==> flow/design.v <==
`timescale 1ns / 1ps
module usb_controller_final_2(data_in, clk_usb, fd,fifoad,ifclk,sloe,pktend,slcs, slrd, slwr, flag, led3, led1, en, led7);
    input flag;  
input signed [7:0] data_in;
	 input clk_usb; 
	 input en;  
	 output led7;  
	 output led3;  
	 output led1;  
	 output signed [7:0] fd;  
    output reg [1:0] fifoad;  
    output wire ifclk;  
    output sloe;  
    output pktend;  
    output slcs;  
	 output slrd;  
	 output slwr;  
	 reg led1;
	 reg led7;
	 reg [7:0] fd_temp;  
	 reg isEnabled; 
	 reg [6:0]packet_counter;  
	 assign slrd=1'b1;  
	 assign sloe=1'b1;  
	 assign slcs=1'b1;  
	 assign pktend = 1;  
	 assign ifclk=clk_usb;  
	 assign slwr = flag ? 0 : 1;  
	 assign led3 = flag ? 0 : 1;  
	 always @(posedge clk_usb or negedge en)
	 begin
		if(!en)  
		begin
			led7<=1;  
			led1<=0;  
			fd_temp<=0;  
			fifoad<=3;  
		end
		else
		begin
			led1<=1;  
			fifoad<=0;  
			if(packet_counter == 64)  
			begin
				led7<=0;
				fd_temp<=78;
			end
			else if(packet_counter == 65)
			begin
				led7<=0;
				fd_temp<=89;
			end
			else if(packet_counter == 66)
			begin
				led7<=0;
				fd_temp<=65;
			end
			else if(packet_counter == 67)
			begin
				led7<=0;
				fd_temp<=78;
			end
			else  
			begin
				led7<=1;
				fd_temp<=data_in;
			end
		end
	 end
	 always @(posedge clk_usb or negedge en)
	 begin
		if(!en)
		begin
			packet_counter <= 0;
		end
		else
		begin
			if(packet_counter==67)
			begin
				packet_counter<=0;
			end
			else
			begin
				packet_counter <= packet_counter + 1;
			end
		end
	 end
endmodule
* From RTL to reports: usb_controller_final_2
The steps from the RTL of usb_controller_final_2 to its reports follow in flow order.
Line numbers count from 1 in the design file above.
Not given: -
- Top :: usb_controller_final_2
- Clock input :: clk_usb
- Cell library :: sky130hd
- Corner :: tt_025C_1v80

* Word-level counts
Source: Yosys, flattened and elaborated, memories not mapped. Widths are those after wreduce; folded enables and synchronous resets count as part of the registers. Registers that Yosys merges into a memory's read port (data or address) are not register bits. Print and check cells do not count. Equal cells are merged and count once.
- Elaborated cells :: 15
- Flip-flop bits (word level) :: 11
- Output and inout port bits :: 19
- Input port bits :: 11
- Equality and inequality tests :: 4
- Mux-type cells :: 6
- $add $sub $neg :: 1
** Operator list (number)
- == test 7 bit with constant B :: 4
- adder 7 x 1 -> 7 bit with constant B :: 1
- 2-to-1 mux 7 bit :: 1
- 2-to-1 mux 1 bit :: 5

* Depth
Yosys ltp: most cells in a row. Word level: on the elaborated netlist, between registers, memories and ports. Mapped: between sequential cells and ports; inverters and the memories' decode and read muxes count.
- Depth in word-level cells :: 5
- ABC_AREA :: 0
- Gate-level depth with buffers :: 4
- Mapped depth without buffers :: 4

* Netlist
The flow's flattened synthesis, as Yosys stat reports it; memories are mapped. The netlist is that of the ABC_AREA named above (0 if unset); the other value can give another one.
- Buffers :: 15
- Area of sequential cells :: 252.7 µm²
- Cell count :: 53
- Chip area (Yosys) :: 555.5 µm²
- Mapped flip-flops :: 10
** Cells by type
- sky130_fd_sc_hd__dfrtp_1 :: number 8, total area 200.192 µm²
- sky130_fd_sc_hd__buf_4 :: number 15, total area 112.608 µm²
- sky130_fd_sc_hd__dfstp_2 :: number 2, total area 52.55 µm²
- sky130_fd_sc_hd__ha_1 :: number 4, total area 50.048 µm²
- sky130_fd_sc_hd__xnor2_1 :: number 3, total area 26.275 µm²
- sky130_fd_sc_hd__inv_1 :: number 3, total area 11.261 µm²
- sky130_fd_sc_hd__nor2_1 :: number 3, total area 11.261 µm²
- sky130_fd_sc_hd__a21oi_1 :: number 2, total area 10.01 µm²
- sky130_fd_sc_hd__mux2i_1 :: number 1, total area 10.01 µm²
- sky130_fd_sc_hd__nand3_1 :: number 2, total area 10.01 µm²
- sky130_fd_sc_hd__or4b_1 :: number 1, total area 10.01 µm²
- sky130_fd_sc_hd__o41ai_1 :: number 1, total area 8.758 µm²
- sky130_fd_sc_hd__xor2_1 :: number 1, total area 8.758 µm²
- sky130_fd_sc_hd__conb_1 :: number 2, total area 7.507 µm²
- sky130_fd_sc_hd__nand2_1 :: number 2, total area 7.507 µm²
- sky130_fd_sc_hd__nand2b_1 :: number 1, total area 6.256 µm²
- sky130_fd_sc_hd__nand4_1 :: number 1, total area 6.256 µm²
- sky130_fd_sc_hd__nor4_1 :: number 1, total area 6.256 µm²

Ticket comment

Below are 2 stored runs of the flow (Yosys, OpenROAD; platform sky130hd) on usb_controller_final_2, each with its settings and what was measured, unordered. Constraints: input delay and output delay 20% of the set period each, output load 0.01 pF.
"total power after layout": no workload was simulated; the value follows from the tool's default switching activity.

** Run 1
- Settings :: period_ns=1.68; SETUP_SLACK_MARGIN=-0.04; CAP_MARGIN=20; CORE_MARGIN=2; CORE_UTILIZATION=40; SLEW_MARGIN=20
- Mapped cell area after synthesis :: 555.5 µm²
- Total power after layout :: 585.5 uW
- Standard-cell area after layout :: 650.6 µm²
- Total negative slack :: 0.000 ns
- Utilization of the finished layout :: 50.0 %
- Die area :: 1702.8 µm²
- Setup slack of the worst path :: 0.016 ns

** Run 2
- Settings :: period_ns=1.61; CORE_UTILIZATION=22; PLACE_DENSITY_LB_ADDON=0.04; GPL_TIMING_DRIVEN=0; GPL_ROUTABILITY_DRIVEN=0; SLEW_MARGIN=20; MAX_ROUTING_LAYER=met5; CAP_MARGIN=20; CORE_MARGIN=2
- Mapped cell area after synthesis :: 555.5 µm²
- Total power after layout :: 754.5 uW
- Standard-cell area after layout :: 784.5 µm²
- Total negative slack :: 0.000 ns
- Utilization of the finished layout :: 32.3 %
- Die area :: 2943.1 µm²
- Setup slack of the worst path :: 0.022 ns
